==> flow/design.v <==
module uart_rx (
    input wire clk,              
    input wire rx_pin,           
    input wire baud_clk,         
    output reg [7:0] data_out,   
    output reg rx_ready          
);
    reg [9:0] shift_reg;         
    reg [3:0] bit_cnt = 0;       
    reg rx_active = 1'b0;        
    reg [7:0] rx_data;           
    reg start_bit = 1'b0;        
    always @(posedge clk) begin
        if (baud_clk == 1'b1) begin
            if (rx_active == 1'b0 && rx_pin == 1'b0) begin
                rx_active <= 1'b1;
                bit_cnt <= 0;
                rx_ready <= 1'b0;
            end
            else if (rx_active == 1'b1) begin
                if (bit_cnt < 10) begin
                    shift_reg <= {rx_pin, shift_reg[9:1]};
                    bit_cnt <= bit_cnt + 1;
                end
                else begin
                    if (shift_reg[0] == 1'b1) begin
                        rx_data <= shift_reg[8:1];   
                        rx_ready <= 1'b1;            
                    end
                    rx_active <= 1'b0;              
                end
            end
        end
    end
    always @(posedge clk) begin
        if (rx_ready == 1'b1) begin
            data_out <= rx_data;    
        end
        else begin
            data_out <= 8'b0;       
        end
    end
endmodule
# --- Tool chain data of uart_rx ---
# What the tools print for uart_rx, step after step.
# Line numbers count from 1 in the design file above.
# Operators: Yosys type, input widths -> output width; for muxes data width and select width s.
# Library cell names are shortened.
inputs:
  design: "uart_rx"
  clk_port: "clk"
  lib: "sky130hd"
  lib_corner: "tt_025C_1v80"

# --- Word-level counts ---
# Source: Yosys, flattened and elaborated, memories not mapped. Widths are those after wreduce. Registers that Yosys merges into a memory's read port (data or address) are not register bits. Print and check cells do not count. Equal cells are merged and count once.
word_totals:
  reg_bits: 32
  output_inout_bits: 9
  word_cells: 28
op_classes:
  add_sub_neg: 1
  n_cmp: 1
  equal: 1
  muxes: 7
  logic: 4
  n_reduce_logical: 8
ops:
  columns: ["operator", "count"]
  rows:
  - ["$reduce_and 4->1", 2]
  - ["$mux 4", 2]
  - ["$reduce_bool 2->1", 3]
  - ["$reduce_and 5->1", 1]
  - ["$mux 1", 5]
  - ["$not 1->1", 4]
  - ["$add 4x1->4 const B", 1]
  - ["$lt 4x4->1 const B", 1]
  - ["$reduce_and 3->1", 1]
  - ["$ne 2x2->1 const B", 1]
  - ["$logic_and 1x1->1", 1]

# --- Depth ---
# Depth = most cells in a row (Yosys ltp): at word level without a register or memory, in the mapped netlist without a sequential cell, where the memories' decode and read muxes count.
depth:
  word_depth: 4
  abc_area: 0
  ltp_mapped: 3
  ltp_nobuf: 3

# --- Mapped cells and area ---
# The flow's flattened synthesis, as Yosys stat reports it; memories are mapped. The netlist is that of the ABC_AREA named above (0 if unset); the other value can give another one.
types:
  columns: ["cell", "count"]
  rows:
  - ["edfxtp_1", 24]
  - ["dfxtp_1", 8]
  - ["and2_1", 9]
  - ["nor2_1", 4]
  - ["a211oi_2", 1]
  - ["ha_1", 1]
  - ["mux2i_1", 1]
  - ["xnor2_1", 1]
  - ["inv_1", 2]
  - ["o211ai_1", 1]
  - ["o21a_1", 1]
  - ["o21bai_1", 1]
  - ["nor2_2", 1]
  - ["nor2b_1", 1]
  - ["o22ai_1", 1]
  - ["a21oi_1", 1]
  - ["nand3_1", 1]
  - ["o21ai_0", 1]
  - ["nand2_1", 1]
synth_totals:
  stdcells: 61
  mapped_area_um2: 1063.5
  ff_cells: 32
  buf_cells: 0

# --- Path before layout ---
# Path of least setup slack by OpenSTA after synthesis, without wires, with an ideal clock, recovery checks aside; 20% of the period is set as input and as output delay. Where synthesis merged equal registers, the netlist keeps one of their names.
synth_path:
  kind: "register to register"
  start: "reg bit_cnt[2]"
  end: "reg shift_reg[0]"
  clock_period_ps: 1630
  setup_ps: 376
  t_first_pin_ps: 0
  arrival_ps: 1105
  required_ps: 1254
  slack_ps: 149
  delay_ps: 1481
  driving_pins: 3
  synth_period_reached_ps: 1481
# "delay_ps" = arrival - input delay + setup time.
# "driving_pins" counts driving pins, that of a launching flip-flop among them; a cell with two outputs on the path counts twice.
# "synth_period_reached_ps" = period - worst setup slack (recovery checks aside). The figure is calculated, with input and output delays left at 20% of the set period.
# Between the ends stands the longest chain of elaborated cells between them, by number of cells; it is not shown to be the way that was timed. Of several equally long chains one is given.
# A line is the first line of the expression or statement that the cell stems from. Yosys adds cells for indexed reads and writes and turns some case tables into memories.
synth_between:
  path_cell_list: "edfxtp_1 o21a_1 nor2_1"
  elab_chain_cells: 2
  cells_between: 2
  cone_lines: 1
synth_rtl:
  columns: ["item", "line_no", "source"]
  rows:
  - ["start, declared", 9, "reg [3:0] bit_cnt = 0;"]
  - ["start, assigned", 17, "bit_cnt <= 0;"]
  - ["start, assigned", 23, "bit_cnt <= bit_cnt + 1;"]
  - ["$lt 4x4->1", 21, "if (bit_cnt < 10) begin"]
  - ["$reduce_and 4->1", null, null]
  - ["end, assigned", 22, "shift_reg <= {rx_pin, shift_reg[9:1]};"]
  - ["end, declared", 8, "reg [9:0] shift_reg;"]

# --- Path in the finished layout ---
# From the final timing report of run 1: the path of least setup slack in the routed layout; clock arrival at registers is part of the times.
# The report prints the path's times to 10 ps; the period is as set.
layout_path:
  kind: "register to output"
  start: "reg data_out[7]"
  end: "out data_out[7]"
  clock_period_ps: 2150
  out_delay_ps: 430
  t_first_pin_ps: 340
  arrival_ps: 1200
  required_ps: 1720
  slack_ps: 520
  driving_pins: 2
layout_between:
  path_cell_list: "dfxtp_1 clkdlybuf4s50_1"
  elab_chain_cells: 0
  cells_between: 0
  cone_lines: 0
layout_rtl:
  columns: ["item", "line_no", "source"]
  rows:
  - ["start, declared", 5, "output reg [7:0] data_out,"]
  - ["start, assigned", 37, "data_out <= rx_data;"]
  - ["start, assigned", 40, "data_out <= 8'b0;"]
  - ["end, declared", 5, null]

Module uart_rx, platform sky130hd: 2 stored runs of the flow (Yosys, OpenROAD) with differing settings, in no particular order. Input and output delays are each 20% of the period that was set; the output load is 0.01 pF.
By "fin_power_mw" is meant OpenSTA's value without simulated activity: inputs other than the clock are taken to toggle once in ten clock periods, and the tool carries that through the logic.

--- run 1 ---
==> flow/run.sh <==
#!/bin/bash
# the make line also repeats the synthesis and layout settings of config.mk as NAME=value (left out here)
make -C /OpenROAD-flow-scripts/flow DESIGN_CONFIG=/design/flow/config.mk WORK_HOME=/design/flow/orfs CLKGATE_MAP_FILE= finish
==> flow/config.mk <==
export PLATFORM = sky130hd
export DESIGN_NAME = uart_rx
export DESIGN_NICKNAME = uart_rx
export VERILOG_FILES = /design/flow/design.v
export SDC_FILE = /design/flow/constraint.sdc
export NUM_CORES = 4
export LEC_CHECK = 0
export CAP_MARGIN = 30
export CELL_PAD_IN_SITES_GLOBAL_PLACEMENT = 3
export CORE_MARGIN = 2
export CORE_UTILIZATION = 48
export CTS_CLUSTER_DIAMETER = 198
export GPL_TIMING_DRIVEN = 0
export MAX_ROUTING_LAYER = met4
export PLACE_DENSITY_LB_ADDON = 0.06
export SETUP_SLACK_MARGIN = 0.47
export SLEW_MARGIN = 20
export TNS_END_PERCENT = 75
==> flow/constraint.sdc <==
create_clock -name core_clock -period 2.15 [get_ports {clk}]
set_input_delay 0.4300 -clock core_clock [delete_from_list [all_inputs] [get_ports {clk}]]
set_output_delay 0.4300 -clock core_clock [all_outputs]
set_load 0.01 [all_outputs]

==> results, as YAML <==
results:
  final_cell_area_um2: 1300.0
  fin_power_mw: 1.238
  final_setup_ws_ps: 521
  die_footprint_um2: 2608.1
  synth_chip_area_um2: 1063.5

--- run 2 ---
==> flow/run.sh <==
#!/bin/bash
# the make line also repeats the synthesis and layout settings of config.mk as NAME=value (left out here)
make -C /OpenROAD-flow-scripts/flow DESIGN_CONFIG=/design/flow/config.mk WORK_HOME=/design/flow/orfs CLKGATE_MAP_FILE= finish
==> flow/config.mk <==
export PLATFORM = sky130hd
export DESIGN_NAME = uart_rx
export DESIGN_NICKNAME = uart_rx
export VERILOG_FILES = /design/flow/design.v
export SDC_FILE = /design/flow/constraint.sdc
export NUM_CORES = 4
export LEC_CHECK = 0
export CAP_MARGIN = 20
export CORE_MARGIN = 2
export CORE_UTILIZATION = 40
export SETUP_SLACK_MARGIN = 0.08
export SLEW_MARGIN = 20
==> flow/constraint.sdc <==
create_clock -name core_clock -period 1.63 [get_ports {clk}]
set_input_delay 0.3260 -clock core_clock [delete_from_list [all_inputs] [get_ports {clk}]]
set_output_delay 0.3260 -clock core_clock [all_outputs]
set_load 0.01 [all_outputs]

==> results, as YAML <==
results:
  final_cell_area_um2: 1316.3
  fin_power_mw: 1.494
  final_setup_ws_ps: 152
  die_footprint_um2: 3087.5
  synth_chip_area_um2: 1063.5
