==> flow/design.v <==
module vga(
    input wire CLK,
    input wire [7:0] R_IN, G_IN, B_IN,
    output reg [7:0] R_OUT, G_OUT, B_OUT,
    output reg VGAHS, VGAVS,
    output reg VGA_FRAMESTART, VGA_FRAMEEND,
    output reg ACTVID
);
integer Xpos = 0;
integer Ypos = 0;
always @(posedge CLK) begin
    if (Ypos == 624)
        VGA_FRAMESTART <= 1'b1;
    else
        VGA_FRAMESTART <= 1'b0;
    if (Ypos == 600)
        VGA_FRAMEEND <= 1'b1;
    else
        VGA_FRAMEEND <= 1'b0;
    if (Xpos < 1055)
        Xpos <= Xpos + 1;
    else if (Xpos == 1055) begin
        Xpos <= 0;
        Ypos <= Ypos + 1;
    end
    if (Ypos == 624)
        Ypos <= 0;
    if (Xpos > 815 && Xpos < 895)
        VGAHS <= 1'b0;
    else
        VGAHS <= 1'b1;
    if (Ypos > 601 && Ypos < 605)
        VGAVS <= 1'b0;
    else
        VGAVS <= 1'b1;
    if (Xpos > 800 || Ypos > 600) begin
        B_OUT <= 8'b00000000;
        G_OUT <= 8'b00000000;
        R_OUT <= 8'b00000000;
    end
    if (Xpos == 1055)
        ACTVID <= 1'b1;
    else if (Xpos == 799 || Ypos > 599)
        ACTVID <= 1'b0;
    if (Xpos < 799 && Ypos < 600) begin
        B_OUT <= B_IN;
        R_OUT <= R_IN;
        G_OUT <= G_IN;
    end else begin
        B_OUT <= 8'b00000000;
        G_OUT <= 8'b00000000;
        R_OUT <= 8'b00000000;
    end
end
endmodule
From RTL to reports: vga:

Tool output for the design above, in the order of the flow.
Line numbers count from 1 in the design file above.
Operators: Yosys type, input widths -> output width; for muxes data width and select width s.
Library cell names are shortened.
A cell with -- has no value.

* top: vga
* clock port: CLK
* library: sky130hd
* library corner: tt_025C_1v80

Elaborated design:

Counts by Yosys on the flattened word-level netlist (proc, flatten, opt, wreduce; memories kept). Register bits leave out memories and registers merged into their read ports (data or address). Print and check cells are left out. Cells with the same type and inputs are merged into one.

* output and inout port bits: 29
* cells after elaboration: 37
* flip-flop bits (word level): 93

* add/sub/neg operators: 2
* equality and inequality tests: 4
* reductions and logical operators: 6
* magnitude comparators: 8
* multiplexer cells: 6
* bitwise gates (word level): 1

Operators with widths (number)
* $lt 32x11->1 const B: 4
* $gt 32x11->1 const B: 3
* $eq 32x11->1 const B: 3
* $add 32x2->32 const B: 2
* $mux 32: 2
* $lt 32x12->1 const B: 1
* $eq 32x12->1 const B: 1
* $mux 1: 4
* $logic_and 1x1->1: 3
* $reduce_and 2->1: 1
* $reduce_bool 2->1: 1
* $logic_or 1x1->1: 1
* $not 1->1: 1

Longest topological paths:

Yosys ltp: most cells in a row. Word level: on the elaborated netlist, between registers, memories and ports. Mapped: between sequential cells and ports; inverters and the memories' decode and read muxes count.

* depth in word-level cells: 3
* ABC_AREA: 1
* mapped depth: 12
* gate-level depth less buffers: 12

After synthesis:

Yosys stat after the flow's synthesis: flattened, memories mapped to cells. It holds for the ABC_AREA given above (unset counts as 0); a run with the other value may have another netlist.

Cells by type (number)
* dfxtp_1: 61
* edfxtp_1: 32
* nand2_1: 228
* nor2_1: 130
* inv_1: 109
* nand3_1: 42
* xor2_1: 19
* nand4_1: 23
* nor3_1: 24
* nor2_2: 15
* buf_6: 8
* ha_1: 5
* xnor2_1: 7
* a21oi_1: 12
* o21ai_0: 12
* nor2_4: 5
* nand3b_1: 5
* nand2_2: 5

Other cell types: 16; their cells: 28.

* buffer cells: 13
* chip area (Yosys): 5331.4 um^2
* sequential area: 2182.1 um^2
* standard cells after synthesis: 770
* mapped flip-flops: 93

Path before layout:

Path of least setup slack by OpenSTA after synthesis, without wires, with an ideal clock, recovery checks aside; 20% of the period is set as input and as output delay. Where synthesis merged equal registers, the netlist keeps one of their names.

* path kind: register -> register
* start: register Xpos[0]
* end: register Xpos[0]
* data arrival time: 2.099 ns
* buffers on the path: 1
* period: 3.3 ns
* required time: 2.911 ns
* path delay: 2.488 ns
* launch time at the first pin: 0.000 ns
* stages: 12
* path slack: 0.811 ns
* synthesis period reached: 2.489 ns

"path delay" is the arrival time less input delay plus setup time.
"stages" counts driving pins, that of a launching flip-flop among them; a cell with two outputs on the path counts twice.
"synthesis period reached" = period - worst setup slack (recovery checks aside). The figure is calculated, with input and output delays left at 20% of the set period.
The rows between start and end are the longest chain of elaborated cells between them; the timing report does not say that the signal goes this way. Where chains are equally long, one stands for them.
A line is the first line of the expression or statement that the cell stems from. Yosys adds cells for indexed reads and writes and turns some case tables into memories.
Only ways into the end's enable, where the timed path ends, are counted here.

* path through: edfxtp_1 -> ha_1 -> nand2_2 -> inv_2 -> nand2_4 -> nand2_1 -> nand3_1 -> nand3_1 -> nand2_2 -> inv_2 -> buf_2 -> nand2_1
* length of the longest elaborated chain: 2
* elaborated cells between the ends (all ways): 3
* classes of those cells: 1 x compare; 1 x eq/ne; 1 x reduce/logical

Ends and longest elaborated chain, after synthesis
* start, declared: line 9 `integer Xpos = 0;`
* start, assigned: line 21 `Xpos <= Xpos + 1;`
* start, assigned: line 23 `Xpos <= 0;`
* $lt 32x12->1: line 20 `if (Xpos < 1055)`
* $reduce_bool 2->1
* end, assigned: line 21
* end, assigned: line 23
* end, declared: line 9

Path in the finished layout:

Path of least setup slack in the final report of flow run A (OpenROAD, finished layout, wires in). Where an end is a register, its clock arrival counts in the times.

* path kind: register -> register
* start: register Xpos[0]
* end: register Xpos[5]
* stages: 12
* required time: 2.46 ns
* data arrival time: 2.15 ns
* buffers on the path: 1
* path slack: 0.31 ns
* period: 2.41 ns
* launch time at the first pin: 0.35 ns

The rows between start and end are the longest chain of elaborated cells between them; the timing report does not say that the signal goes this way. Where chains are equally long, one stands for them.
Only ways into the end's enable, where the timed path ends, are counted here.

* path through: edfxtp_1 -> ha_1 -> nand2_2 -> inv_2 -> nand2_4 -> nand2_1 -> nand3_1 -> nand3_1 -> nand2_2 -> inv_2 -> nand2_2 -> buf_12
* length of the longest elaborated chain: 2
* elaborated cells between the ends (all ways): 3
* classes of those cells: 1 x compare; 1 x eq/ne; 1 x reduce/logical

Ends and longest elaborated chain, after layout
* start, declared: line 9 `integer Xpos = 0;`
* start, assigned: line 21 `Xpos <= Xpos + 1;`
* start, assigned: line 23 `Xpos <= 0;`
* $lt 32x12->1: line 20 `if (Xpos < 1055)`
* $reduce_bool 2->1
* end, assigned: line 21
* end, assigned: line 23
* end, declared: line 9

Subject: vga on sky130hd, stored results

Hello all,

Record of 2 stored runs of the RTL-to-layout flow on vga, platform sky130hd. The runs are unordered. Constraints: input delay and output delay 20% of the set period each, output load 0.01 pF.
"period achieved" is the run's clock period less its worst setup slack. It is reckoned from that one timing run; input and output delays stay at 20% of the period that was set.
"worst path time" means the part of the period allowed to the worst setup path (the constraints hold back 20% at inputs and 20% at outputs) less its slack; where the path has registers, the arrival times of their clocks count too.
"total power after layout": no workload was simulated; the value follows from the tool's default switching activity.

### Flow run A

==> flow/run.sh <==
#!/bin/bash
# the make line also repeats the synthesis and layout settings of config.mk as NAME=value (left out here)
make -C /OpenROAD-flow-scripts/flow DESIGN_CONFIG=/design/flow/config.mk WORK_HOME=/design/flow/orfs CLKGATE_MAP_FILE= finish
==> flow/config.mk <==
export PLATFORM = sky130hd
export DESIGN_NAME = vga
export DESIGN_NICKNAME = vga
export VERILOG_FILES = /design/flow/design.v
export SDC_FILE = /design/flow/constraint.sdc
export NUM_CORES = 4
export LEC_CHECK = 0
export ABC_AREA = 1
export CAP_MARGIN = 15
export CORE_ASPECT_RATIO = 1.17
export CORE_MARGIN = 2
export CORE_UTILIZATION = 45
export MAX_ROUTING_LAYER = met5
export MIN_ROUTING_LAYER = met1
export PLACE_DENSITY_LB_ADDON = 0.18
export SLEW_MARGIN = 20
export TNS_END_PERCENT = 25
==> flow/constraint.sdc <==
create_clock -name core_clock -period 2.41 [get_ports {CLK}]
set_input_delay 0.4820 -clock core_clock [delete_from_list [all_inputs] [get_ports {CLK}]]
set_output_delay 0.4820 -clock core_clock [all_outputs]
set_load 0.01 [all_outputs]

Results of flow run A:
- Utilization in the final report: 53.9%
- Overall die area: 12737.1 um^2
- Total power after layout: 3.168 mW
- Total negative setup slack: 0.000 ns
- Worst path time: 2.10 ns
- Kind of the worst setup path: register -> register
- Period achieved: 2.098 ns
- Synthesis area: 5331.4 um^2
- Worst slack on setup checks: 0.312 ns
- Worst hold slack in the final report: 0.471 ns

### Flow run B

==> flow/run.sh <==
#!/bin/bash
# the make line also repeats the synthesis and layout settings of config.mk as NAME=value (left out here)
make -C /OpenROAD-flow-scripts/flow DESIGN_CONFIG=/design/flow/config.mk WORK_HOME=/design/flow/orfs CLKGATE_MAP_FILE= finish
==> flow/config.mk <==
export PLATFORM = sky130hd
export DESIGN_NAME = vga
export DESIGN_NICKNAME = vga
export VERILOG_FILES = /design/flow/design.v
export SDC_FILE = /design/flow/constraint.sdc
export NUM_CORES = 4
export LEC_CHECK = 0
export CAP_MARGIN = 30
export CELL_PAD_IN_SITES_DETAIL_PLACEMENT = 0
export CORE_ASPECT_RATIO = 1.37
export CORE_MARGIN = 6
export CORE_UTILIZATION = 39
export CTS_CLUSTER_DIAMETER = 93
export GPL_TIMING_DRIVEN = 0
export MAX_ROUTING_LAYER = met5
export MIN_ROUTING_LAYER = met2
export PLACE_DENSITY = 0.46
export SETUP_SLACK_MARGIN = 0.03
export SLEW_MARGIN = 20
==> flow/constraint.sdc <==
create_clock -name core_clock -period 2.6 [get_ports {CLK}]
set_input_delay 0.5200 -clock core_clock [delete_from_list [all_inputs] [get_ports {CLK}]]
set_output_delay 0.5200 -clock core_clock [all_outputs]
set_load 0.01 [all_outputs]

Results of flow run B:
- Utilization in the final report: 51.2%
- Overall die area: 13521.7 um^2
- Total power after layout: 2.926 mW
- Total negative setup slack: 0.000 ns
- Worst path time: 2.51 ns
- Kind of the worst setup path: register -> register
- Period achieved: 2.515 ns
- Synthesis area: 4230.3 um^2
- Worst slack on setup checks: 0.085 ns
- Worst hold slack in the final report: 0.491 ns

Thanks
