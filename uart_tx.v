==> flow/design.v <==
module uart_tx (
    input wire clk,             
    input wire tx_start,        
    input wire [7:0] data_in,   
    output reg tx_pin,          
    input wire baud_clk         
);
    reg [9:0] shift_reg;   
    reg [3:0] bit_cnt = 0;   
    reg tx_busy = 1'b0;      
    always @(posedge clk) begin
        if (baud_clk == 1'b1) begin
            if (tx_start == 1'b1 && tx_busy == 1'b0) begin
                shift_reg <= {1'b1, data_in, 1'b0};   
                bit_cnt <= 0;
                tx_busy <= 1'b1;
            end
            else if (tx_busy == 1'b1) begin
                if (bit_cnt < 10) begin
                    tx_pin <= shift_reg[0];
                    shift_reg <= {1'b1, shift_reg[9:1]};   
                    bit_cnt <= bit_cnt + 1;
                end
                else begin
                    tx_busy <= 1'b0;   
                end
            end
        end
    end
endmodule
### Reports on uart_tx

What the tools print for uart_tx, step after step.
Lines are those of the file above, counted from 1.
Operators: Yosys type, input widths -> output width; for muxes data width and select width s.
The mark -- stands for no value.

| set-up | value |
|---|---|
| top module | uart_tx |
| clock | clk |
| cell library | sky130hd |
| library corner | tt_025C_1v80 |

### After elaboration

Counts by Yosys on the flattened word-level netlist (proc, flatten, opt, wreduce; memories kept). Register bits leave out memories and registers merged into their read ports (data or address). Print and check cells are left out. Cells with the same type and inputs are merged into one.

| operators by class | value |
|---|---|
| bitwise operators | 2 |
| reduce/logical cells | 5 |
| order comparisons | 1 |
| mux-type cells | 7 |
| add/subtract/negate cells | 1 |

Operator list:

| kind | number |
|---|---|
| $mux 10 | 2 |
| $mux 9 | 1 |
| $mux 4 | 2 |
| $reduce_bool 2->1 | 2 |
| $add 4x1->4 const B | 1 |
| $lt 4x4->1 const B | 1 |
| $reduce_and 4->1 | 1 |
| $reduce_and 3->1 | 1 |
| $not 1->1 | 2 |
| $mux 1 | 2 |
| $logic_and 1x1->1 | 1 |

| word-level totals | value |
|---|---|
| output and inout port bits | 1 |
| bits in registers | 16 |
| elaborated cells | 21 |
| input port bits | 11 |

### Longest topological paths

Depth = most cells in a row (Yosys ltp): at word level without a register or memory, in the mapped netlist without a sequential cell, where the memories' decode and read muxes count.

| logic depth | value |
|---|---|
| depth after elaboration | 4 |
| ABC_AREA | 0 |
| depth in mapped cells | 3 |
| depth with buffers taken out | 3 |

### Synthesis result

Yosys stat after the flow's synthesis: flattened, memories mapped to cells. It holds for the ABC_AREA given above (unset counts as 0); a run with the other value may have another netlist.
Totals and module areas in this step are rounded.

Cells by type:

| cell | number | area in all (um^2) |
|---|---|---|
| sky130_fd_sc_hd__edfxtp_1 | 15 | 450.432 |
| sky130_fd_sc_hd__mux2_4 | 4 | 60.058 |
| sky130_fd_sc_hd__mux2_2 | 4 | 45.043 |
| sky130_fd_sc_hd__nor2b_4 | 1 | 13.763 |
| sky130_fd_sc_hd__ha_1 | 1 | 12.512 |
| sky130_fd_sc_hd__nor2b_1 | 2 | 12.512 |
| sky130_fd_sc_hd__buf_6 | 1 | 11.261 |
| sky130_fd_sc_hd__nor2_1 | 3 | 11.261 |
| sky130_fd_sc_hd__xnor2_1 | 1 | 8.758 |
| sky130_fd_sc_hd__xor2_1 | 1 | 8.758 |
| sky130_fd_sc_hd__and2_1 | 1 | 6.256 |
| sky130_fd_sc_hd__and3_1 | 1 | 6.256 |
| sky130_fd_sc_hd__nand2b_1 | 1 | 6.256 |
| sky130_fd_sc_hd__nand3_1 | 1 | 5.005 |
| sky130_fd_sc_hd__o21ai_0 | 1 | 5.005 |

| synthesis totals | value |
|---|---|
| sequential part of the area | 450 um^2 |
| mapped flip-flops | 15 |
| mapped area | 660 um^2 |
| cell count | 38 |
| buffer cells | 1 |

### Worst setup path after synthesis

Path of least setup slack by OpenSTA after synthesis, without wires, with an ideal clock, recovery checks aside; 20% of the period is set as input and as output delay. Where synthesis merged equal registers, the netlist keeps one of their names.

| timing path post-synthesis | value |
|---|---|
| path kind | register -> register |
| start point | register bit_cnt[2] |
| end point | register bit_cnt[0] |
| setup slack | 843 ps |
| period | 2320 ps |
| arrival | 1116 ps |
| time at the first pin | 0 ps |
| buffers on the path | 0 |
| setup time | 361 ps |
| delay of the path | 1477 ps |
| data required time | 1959 ps |
| stages | 4 |
| period reached after synthesis | 1477 ps |

"delay of the path" = arrival - input delay + setup time.
"stages" counts driving pins, that of a launching flip-flop among them; a cell with two outputs on the path counts twice.
"period reached after synthesis" is the clock period less the worst setup slack; recovery checks do not enter. This is arithmetic on one report: input and output delays are still those of the set period (20% each).
The rows between start and end are the longest chain of elaborated cells between them; the timing report does not say that the signal goes this way. Where chains are equally long, one stands for them.
A line is the first line of the expression or statement that the cell stems from. Yosys adds cells for indexed reads and writes and turns some case tables into memories.
The path ends at the enable pin of a flip-flop; only ways to that pin are counted.

| between the ends, post-synthesis | value |
|---|---|
| cell sequence | sky130_fd_sc_hd__edfxtp_1 > sky130_fd_sc_hd__o21ai_0 > sky130_fd_sc_hd__mux2_2 > sky130_fd_sc_hd__and2_1 |
| cells in the longest elaborated chain | 3 |
| elaborated cells between the ends (all ways) | 3 |
| source lines of those cells | 1 |
| classes of those cells | compare (1); reduce/logical (2) |

Ends and longest elaborated chain, post-synthesis:

| item | line | source |
|---|---|---|
| start: declaration | 9 | `reg [3:0] bit_cnt = 0;` |
| start: assignment | 15 | `bit_cnt <= 0;` |
| start: assignment | 22 | `bit_cnt <= bit_cnt + 1;` |
| $lt 4x4->1 | 19 | `if (bit_cnt < 10) begin` |
| $reduce_bool 2->1 | -- |  |
| $reduce_and 3->1 | -- |  |
| end: assignment | 15 |  |
| end: assignment | 22 |  |
| end: declaration | 9 |  |

### Timing after layout

From the final timing report of job 1: the path of least setup slack in the routed layout; clock arrival at registers is part of the times.
The report prints the path's times to 10 ps; the period is as set.

| timing path after layout | value |
|---|---|
| path kind | register -> register |
| start point | register bit_cnt[1] |
| end point | register bit_cnt[2] |
| setup slack | 850 ps |
| arrival | 1670 ps |
| data required time | 2520 ps |
| period | 2600 ps |
| buffers on the path | 0 |
| time at the first pin | 290 ps |
| stages | 4 |
| setup time | 350 ps |

The rows between start and end are the longest chain of elaborated cells between them; the timing report does not say that the signal goes this way. Where chains are equally long, one stands for them.
The path ends at the enable pin of a flip-flop; only ways to that pin are counted.

| between the ends, after layout | value |
|---|---|
| cell sequence | sky130_fd_sc_hd__edfxtp_1 > sky130_fd_sc_hd__o21ai_0 > sky130_fd_sc_hd__mux2_2 > sky130_fd_sc_hd__and2_1 |
| cells in the longest elaborated chain | 3 |
| elaborated cells between the ends (all ways) | 3 |
| source lines of those cells | 1 |
| classes of those cells | compare (1); reduce/logical (2) |

Ends and longest elaborated chain, after layout:

| item | line | source |
|---|---|---|
| start: declaration | 9 | `reg [3:0] bit_cnt = 0;` |
| start: assignment | 15 | `bit_cnt <= 0;` |
| start: assignment | 22 | `bit_cnt <= bit_cnt + 1;` |
| $lt 4x4->1 | 19 | `if (bit_cnt < 10) begin` |
| $reduce_bool 2->1 | -- |  |
| $reduce_and 3->1 | -- |  |
| end: assignment | 15 |  |
| end: assignment | 22 |  |
| end: declaration | 9 |  |

# Flow runs of uart_tx

Module uart_tx, platform sky130hd: 2 stored runs of the flow (Yosys, OpenROAD) with differing settings, in no particular order. Input and output delays are each 20% of the period that was set; the output load is 0.01 pF.
"achieved clock period" is the run's clock period less its worst setup slack. It is reckoned from that one timing run; input and output delays stay at 20% of the period that was set.
"critical setup path time" means the part of the period allowed to the worst setup path (the constraints hold back 20% at inputs and 20% at outputs) less its slack; where the path has registers, the arrival times of their clocks count too.
"overall power" rests on the timing tool's default activity at the inputs, not on a simulated workload.
"critical setup path time" is known to 10 ps.
Measured values are rounded.

#### Job 1

| setting | value |
|---|---|
| period_ns | `2.6` |
| CORE_UTILIZATION | `57` |
| SETUP_SLACK_MARGIN | `0.17` |
| PLACE_DENSITY_LB_ADDON | `0.08` |
| GPL_TIMING_DRIVEN | `1` |
| GPL_ROUTABILITY_DRIVEN | `1` |
| SLEW_MARGIN | `40` |
| CAP_MARGIN | `20` |
| CORE_MARGIN | `2` |

| result | value |
|---|---|
| area of the die | 1500 um^2 |
| total negative setup slack | 0 ps |
| chip area in the Yosys report | 660 um^2 |
| critical setup path time | 1750 ps |
| type of the worst setup path | register -> register |
| worst-case hold slack | 440 ps |
| standard-cell area after layout | 810 um^2 |
| achieved clock period | 1746 ps |
| lowest setup slack | 850 ps |
| post-route utilization | 0.74 |
| overall power | 0.0005 W |

#### Job 2

| setting | value |
|---|---|
| period_ns | `2.18` |
| CORE_UTILIZATION | `36` |
| SETUP_SLACK_MARGIN | `0.52` |
| CORE_ASPECT_RATIO | `1.38` |
| CELL_PAD_IN_SITES_GLOBAL_PLACEMENT | `0` |
| ABC_AREA | `0` |
| GPL_TIMING_DRIVEN | `1` |
| CAP_MARGIN | `40` |
| SLEW_MARGIN | `35` |
| MIN_ROUTING_LAYER | `met2` |
| MAX_ROUTING_LAYER | `met5` |
| CORE_MARGIN | `2` |

| result | value |
|---|---|
| area of the die | 2200 um^2 |
| total negative setup slack | 0 ps |
| chip area in the Yosys report | 660 um^2 |
| critical setup path time | 1130 ps |
| type of the worst setup path | register -> output |
| worst-case hold slack | 440 ps |
| standard-cell area after layout | 850 um^2 |
| achieved clock period | 1565 ps |
| lowest setup slack | 620 ps |
| post-route utilization | 0.48 |
| overall power | 0.00061 W |
